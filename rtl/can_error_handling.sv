==> flow/design.v <==
module can_error_handling (
    input  logic clk,
    input  logic rst,
    input  logic rx_bit,          
    input  logic tx_bit,          
    input  logic tx_active,       
    input  logic sample_point,    
    input  logic bit_de_stuffing_ff,
    input  logic remove_stuff_bit,
    input  logic in_arbitration,
    input  logic in_ack_slot,
    input logic in_crc_delimiter,
    input logic in_ack_delimiter,
    input logic in_eof,
    input  logic crc_check_done,
    input  logic crc_rx_valid,
    input  logic crc_rx_match,
    input  logic overload_request,
    input logic  dominant_after_flag,
    output logic bit_error,
    output logic stuff_error,
    output logic crc_error,
    output logic form_error,
    output logic ack_error,
    output logic [7:0] tec,
    output logic [7:0] rec,
    output logic error_active,
    output logic error_passive,
    output logic bus_off
);
logic rx_bit_curr;
logic rx_bit_prev;
logic prev_tx_error, prev_rx_error;
logic tx_error, rx_error;
logic flag_fourteen;
logic [3:0] dominant_count;   
assign stuff_error = sample_point & bit_de_stuffing_ff & remove_stuff_bit & (rx_bit_curr == rx_bit_prev) & ~(in_arbitration);
assign bit_error = sample_point & tx_active & 
    (tx_bit != rx_bit) & ~((tx_bit == 1'b1) && (rx_bit == 1'b0) && (in_arbitration || in_ack_slot || error_passive));
assign ack_error = sample_point & tx_active & in_ack_slot & (rx_bit == 1'b1);
assign form_error = sample_point & !rx_bit & (in_crc_delimiter || in_ack_delimiter || in_eof);
assign crc_error = crc_check_done & crc_rx_valid & ~crc_rx_match;
assign tx_error = tx_active && (bit_error || form_error || ack_error);
assign rx_error = !tx_active && (bit_error ||form_error || stuff_error || crc_error);
logic success_tx, success_rx;
assign success_tx = sample_point & tx_active & !(bit_error || form_error || ack_error);
assign success_rx = sample_point & !tx_active & !(bit_error ||form_error || stuff_error || crc_error);
always_ff @(posedge clk or negedge rst) begin
    if (!rst)begin
        rx_bit_curr <= 1'b1;
         rx_bit_prev <= 1;
    end else begin
         rx_bit_curr <= rx_bit;
         rx_bit_prev <= rx_bit_curr;
    end
end
always_ff @(posedge clk or negedge rst)begin
    if(!rst)begin
        dominant_count <=0;
        flag_fourteen <=0;
    end else if(rx_bit_prev==0 && rx_bit_curr==0)begin
          dominant_count <= dominant_count + 1;
          if (dominant_count==14)begin
             flag_fourteen <=1;
             dominant_count <= 0;
          end 
     end else if(rx_bit==1)begin
             flag_fourteen <=0;
             dominant_count <=0;
         end
    end
always_ff @(posedge clk or negedge rst) begin
    if (!rst) begin
        tec <= 8'd0;
        rec <= 8'd0;
        prev_tx_error <= 1'b0;
        prev_rx_error <= 1'b0;
    end else begin
        if(dominant_count==14  )begin    
            tec <= (tec <= 8'd247) ? tec + 8 : 8'd255;
            rec <= (rec <= 8'd247) ? rec + 8 : 8'd255;
        end else if (tx_error && !prev_tx_error) begin
            if (!(error_passive && ack_error))
                tec <= (tec <= 8'd247) ? tec + 8 : 8'd255;
        end else if (rx_error && !prev_rx_error) begin
            if (!(bit_error && error_active))
                rec <= (rec < 8'd255) ? rec + 1 : 8'd255;
        end else if (dominant_after_flag) begin
            rec <= (rec <= 8'd247) ? rec + 8 : 8'd255;
        end else if (success_tx && tec > 0) begin
            tec <= tec - 1;
        end else if (success_rx && rec > 0) begin
            rec <= rec - 1;
        end
        prev_tx_error <= tx_error;
        prev_rx_error <= rx_error;
    end
end
always_comb begin
    if (tec >= 8'd255) begin
        bus_off       = 1'b1;
        error_passive = 1'b0;
        error_active  = 1'b0;
    end else if ((tec >= 8'd128) || (rec >= 8'd128)) begin
        bus_off       = 1'b0;
        error_passive = 1'b1;
        error_active  = 1'b0;
    end else begin
        bus_off       = 1'b0;
        error_passive = 1'b0;
        error_active  = 1'b1;
    end
end
endmodule
; ---- From RTL to reports: can_error_handling
; The steps from the RTL of can_error_handling to its reports follow in flow order.
; Lines are those of the file above, counted from 1.
; Library cell names are shortened.
; A cell with -- has no value.
[inputs]
design = can_error_handling
clock = clk
lib = sky130hd
lib_corner = tt_025C_1v80

; ---- After elaboration
; Counts by Yosys on the flattened word-level netlist (proc, flatten, opt, wreduce; memories kept). Register bits leave out memories and registers merged into their read ports (data or address). Print and check cells are left out. Cells with the same type and inputs are merged into one.
[bits]
out_inout_bits = 24
ff_bits = 24
input_bits = 18
elab_cells = 107
[classes]
eq_ne = 9
n_reduce_logical = 31
n_logic = 22
n_addsub = 6
n_mux = 24
compare = 8
[ops]
columns = cell, count
row1 = 2-to-1 mux 8 bit, 16
row2 = >= comparator 8 bit with constant B, 3
row3 = bitwise AND 1 bit, 16
row4 = subtractor 8 x 1 -> 8 bit with constant B, 2
row5 = greater-than comparator 8 x 1 -> 1 bit with constant B, 2
row6 = adder 8 x 4 -> 8 bit with constant B, 2
row7 = <= comparator 8 bit with constant B, 2
row8 = 2-to-1 mux 4 bit, 3
row9 = logical AND 1 bit, 11
row10 = logical OR 1 bit, 9
row11 = != test 3 bit with constant B, 3
row12 = AND reduction 4 bit, 2
row13 = adder 8 x 1 -> 8 bit with constant B, 1
row14 = less-than comparator 8 bit with constant B, 1
row15 = inverter 1 bit, 6
row16 = logical NOT 1 bit, 6
row17 = 2-to-1 mux 1 bit, 5
row18 = adder 4 x 1 -> 4 bit with constant B, 1
row19 = equality test 4 bit with constant B, 1
row20 = != test 4 bit with constant B, 1
row21 = nonzero test 4 bit, 1
row22 = != test 3 x 1 -> 1 bit with constant B, 1
row23 = nonzero test 3 bit, 1
row24 = != test 2 bit with constant B, 1
row25 = nonzero test 2 bit, 1
row26 = equality test 1 bit, 1
row27 = != test 1 bit, 1

; ---- Depth
; Yosys ltp: most cells in a row. Word level: on the elaborated netlist, between registers, memories and ports. Mapped: between sequential cells and ports; inverters and the memories' decode and read muxes count.
[depth]
word_depth = 20
abc_area = 0
mapped_depth = 11
mapped_depth_nobuf = 9

; ---- Synthesis result
; Yosys stat after the flow's synthesis: flattened, memories mapped to cells. It holds for the ABC_AREA given above (unset counts as 0); a run with the other value may have another netlist.
[synth_totals]
flip_flops = 24
seq_area_um2 = 603.1
mapped_area_um2 = 2045.7
cell_count = 250
buffers = 13
[by_type]
columns = cell_type, count, area_total_um2
row1 = dfrtp_1, 22, 550.528
row2 = ha_1, 13, 162.656
row3 = a21oi_1, 21, 105.101
row4 = nor2_1, 24, 90.086
row5 = o21ai_0, 16, 80.077
row6 = nand2_1, 18, 67.565
row7 = inv_1, 15, 56.304
row8 = nand4_1, 9, 56.304
row9 = dfstp_2, 2, 52.55
row10 = nand3_1, 8, 40.038
row11 = a211oi_1, 5, 37.536
row12 = o22a_1, 4, 35.034
row13 = xnor2_1, 4, 35.034
row14 = and3_1, 5, 31.28
row15 = a32o_1, 3, 30.029
row16 = o31ai_1, 4, 30.029
row17 = o32a_1, 3, 30.029
row18 = a22o_1, 3, 26.275
; Other cell types: 40; their cells: 71.

; ---- Worst setup path after synthesis
; Path of least setup slack by OpenSTA after synthesis, without wires, with an ideal clock, recovery checks aside; 20% of the period is set as input and as output delay. Where synthesis merged equal registers, the netlist keeps one of their names.
[synth_path]
kind = input to register
start = input rx_bit
end = register rec[2]
slack_ps = 149
delay_ps = 1971
path_stages = 8
period_ps = 2650
setup_ps = 126
path_buffers = 0
input_delay_ps = 530
t_arrival_ps = 2375
t_first_pin_ps = 530
t_required_ps = 2524
period_less_setup_slack_ps = 2501
; "delay_ps" is the arrival time less input delay plus setup time.
; "path_stages" counts driving pins, that of a launching flip-flop among them; a cell with two outputs on the path counts twice.
; "period_less_setup_slack_ps" is the clock period less the worst setup slack; recovery checks do not enter. This is arithmetic on one report: input and output delays are still those of the set period (20% each).
; Between the ends stands the longest chain of elaborated cells between them, by number of cells; it is not shown to be the way that was timed. Of several equally long chains one is given.
; A line is the first line of the expression or statement that the cell stems from. Yosys adds cells for indexed reads and writes and turns some case tables into memories.
; A register here has more assigning lines than the two given.
[synth_between]
path_cell_list = inv_1 > ha_1 > nor3_2 > a211oi_1 > or3_1 > a32o_1 > or2_0 > o32a_1
elab_chain_cells = 17
cone_cells = 38
cone_classes = eq/ne: 4; mux: 7; logic: 9; reduce/logical: 18
[synth_lines]
columns = item, line
row1 = "start, declared", 4  ; input  logic rx_bit,
row2 = inverter 1 bit, 39  ; (tx_bit != rx_bit) & ~((tx_bit == 1'b1) && (rx_bit == 1'b0) && (in_arbitration || in_ack_slot || error_passive ...
row3 = logical AND 1 bit (2 in a row), 39
row4 = inverter 1 bit, 39
row5 = bitwise AND 1 bit, 38  ; assign bit_error = sample_point & tx_active &
row6 = logical OR 1 bit (3 in a row), 47  ; assign success_rx = sample_point & !tx_active & !(bit_error ||form_error || stuff_error || crc_error);
row7 = logical NOT 1 bit, 47
row8 = bitwise AND 1 bit, 47
row9 = logical AND 1 bit, 92  ; end else if (success_rx && rec > 0) begin
row10 = 2-to-1 mux 8 bit, 92
row11 = 2-to-1 mux 8 bit, 90  ; end else if (success_tx && tec > 0) begin
row12 = 2-to-1 mux 8 bit, 88  ; end else if (dominant_after_flag) begin
row13 = 2-to-1 mux 8 bit, 85  ; end else if (rx_error && !prev_rx_error) begin
row14 = 2-to-1 mux 8 bit, 82  ; end else if (tx_error && !prev_tx_error) begin
row15 = 2-to-1 mux 8 bit, 79  ; if(dominant_count==14  )begin
row16 = "end, assigned", 81  ; rec <= (rec <= 8'd247) ? rec + 8 : 8'd255;
row17 = "end, assigned", 87  ; rec <= (rec < 8'd255) ? rec + 1 : 8'd255;
row18 = "end, declared", 26  ; output logic [7:0] rec,

; ---- Path in the finished layout
; Path of least setup slack in the final report of flow run A (OpenROAD, finished layout, wires in). Where an end is a register, its clock arrival counts in the times.
; The report prints the path's times to 10 ps; the period is as set.
[layout_path]
kind = register to register
start = register tec[0]
end = register rec[7]
period_ps = 1700
path_stages = 10
setup_ps = 110
path_buffers = 1
slack_ps = -870
t_arrival_ps = 2740
t_required_ps = 1870
t_first_pin_ps = 290
; Between the ends stands the longest chain of elaborated cells between them, by number of cells; it is not shown to be the way that was timed. Of several equally long chains one is given.
; A register here has more assigning lines than the two given.
[layout_between]
path_cell_list = dfrtp_1 > ha_2 > and4_4 > a21o_4 > a211oi_2 > or3_4 > buf_6 > nor2_2 > a41oi_1 > o22a_1
elab_chain_cells = 20
cone_cells = 39
cone_classes = compare: 3; eq/ne: 3; mux: 11; logic: 4; reduce/logical: 18
[layout_lines]
columns = item, line
row1 = "start, declared", 25  ; output logic [7:0] tec,
row2 = "start, assigned", 80  ; tec <= (tec <= 8'd247) ? tec + 8 : 8'd255;
row3 = "start, assigned", 84  ; tec <= (tec <= 8'd247) ? tec + 8 : 8'd255;
row4 = >= comparator 8 bit, 104  ; end else if ((tec >= 8'd128) || (rec >= 8'd128)) begin
row5 = logical OR 1 bit, 104
row6 = 2-to-1 mux 1 bit, 104
row7 = 2-to-1 mux 1 bit, 100  ; if (tec >= 8'd255) begin
row8 = logical OR 1 bit, 39  ; (tx_bit != rx_bit) & ~((tx_bit == 1'b1) && (rx_bit == 1'b0) && (in_arbitration || in_ack_slot || error_passive ...
row9 = logical AND 1 bit, 39
row10 = inverter 1 bit, 39
row11 = [6 not listed], --
row12 = logical AND 1 bit, 92  ; end else if (success_rx && rec > 0) begin
row13 = 2-to-1 mux 8 bit, 92
row14 = 2-to-1 mux 8 bit, 90  ; end else if (success_tx && tec > 0) begin
row15 = 2-to-1 mux 8 bit, 88  ; end else if (dominant_after_flag) begin
row16 = 2-to-1 mux 8 bit, 85  ; end else if (rx_error && !prev_rx_error) begin
row17 = 2-to-1 mux 8 bit, 82  ; end else if (tx_error && !prev_tx_error) begin
row18 = 2-to-1 mux 8 bit, 79  ; if(dominant_count==14  )begin
row19 = "end, assigned", 81  ; rec <= (rec <= 8'd247) ? rec + 8 : 8'd255;
row20 = "end, assigned", 87  ; rec <= (rec < 8'd255) ? rec + 1 : 8'd255;
row21 = "end, declared", 26  ; output logic [7:0] rec,

Lab notebook: can_error_handling

Below are 2 stored runs of the flow (Yosys, OpenROAD; platform sky130hd) on can_error_handling, each with its settings and what was measured, unordered. Constraints: input delay and output delay 20% of the set period each, output load 0.01 pF.
"achievedPeriod_ps" is the run's clock period less its worst setup slack. It is reckoned from that one timing run; input and output delays stay at 20% of the period that was set.

# flow run A
==> flow/run.sh <==
#!/bin/bash
# the make line also repeats the synthesis and layout settings of config.mk as NAME=value (left out here)
make -C /OpenROAD-flow-scripts/flow DESIGN_CONFIG=/design/flow/config.mk WORK_HOME=/design/flow/orfs CLKGATE_MAP_FILE= finish
==> flow/config.mk <==
export PLATFORM = sky130hd
export DESIGN_NAME = can_error_handling
export DESIGN_NICKNAME = can_error_handling
export VERILOG_FILES = /design/flow/design.v
export SDC_FILE = /design/flow/constraint.sdc
export NUM_CORES = 4
export LEC_CHECK = 0
export CAP_MARGIN = 30
export CELL_PAD_IN_SITES_DETAIL_PLACEMENT = 0
export CORE_MARGIN = 2
export CORE_UTILIZATION = 53
export CTS_CLUSTER_DIAMETER = 144
export CTS_CLUSTER_SIZE = 61
export GPL_ROUTABILITY_DRIVEN = 1
export GPL_TIMING_DRIVEN = 1
export PLACE_DENSITY_LB_ADDON = 0.23
export SETUP_SLACK_MARGIN = 0.12
export SLEW_MARGIN = 20
==> flow/constraint.sdc <==
create_clock -name core_clock -period 1.7 [get_ports {clk}]
set_input_delay 0.3400 -clock core_clock [delete_from_list [all_inputs] [get_ports {clk}]]
set_output_delay 0.3400 -clock core_clock [all_outputs]
set_load 0.01 [all_outputs]

==> flow run A: results <==
worstSetupSlack_ps=-873
achievedPeriod_ps=2573
die_um2=4372.5
finish.stdcell_area_um2=3590.9
ys_area_um2=2045.7
timing.setup.tns_ps=-13047
layout_utilization_frac=0.974

# flow run B
==> flow/run.sh <==
#!/bin/bash
# the make line also repeats the synthesis and layout settings of config.mk as NAME=value (left out here)
make -C /OpenROAD-flow-scripts/flow DESIGN_CONFIG=/design/flow/config.mk WORK_HOME=/design/flow/orfs CLKGATE_MAP_FILE= finish
==> flow/config.mk <==
export PLATFORM = sky130hd
export DESIGN_NAME = can_error_handling
export DESIGN_NICKNAME = can_error_handling
export VERILOG_FILES = /design/flow/design.v
export SDC_FILE = /design/flow/constraint.sdc
export NUM_CORES = 4
export LEC_CHECK = 0
export CAP_MARGIN = 20
export CELL_PAD_IN_SITES_DETAIL_PLACEMENT = 0
export CORE_MARGIN = 2
export CORE_UTILIZATION = 65
export GPL_ROUTABILITY_DRIVEN = 1
export HOLD_SLACK_MARGIN = 0.09
export MAX_ROUTING_LAYER = met5
export PLACE_DENSITY_LB_ADDON = 0.29
export SLEW_MARGIN = 0
==> flow/constraint.sdc <==
create_clock -name core_clock -period 3.87 [get_ports {clk}]
set_input_delay 0.7740 -clock core_clock [delete_from_list [all_inputs] [get_ports {clk}]]
set_output_delay 0.7740 -clock core_clock [all_outputs]
set_load 0.01 [all_outputs]

==> flow run B: results <==
worstSetupSlack_ps=362
achievedPeriod_ps=3508
die_um2=3612.0
finish.stdcell_area_um2=2513.7
ys_area_um2=2045.7
timing.setup.tns_ps=0
layout_utilization_frac=0.83
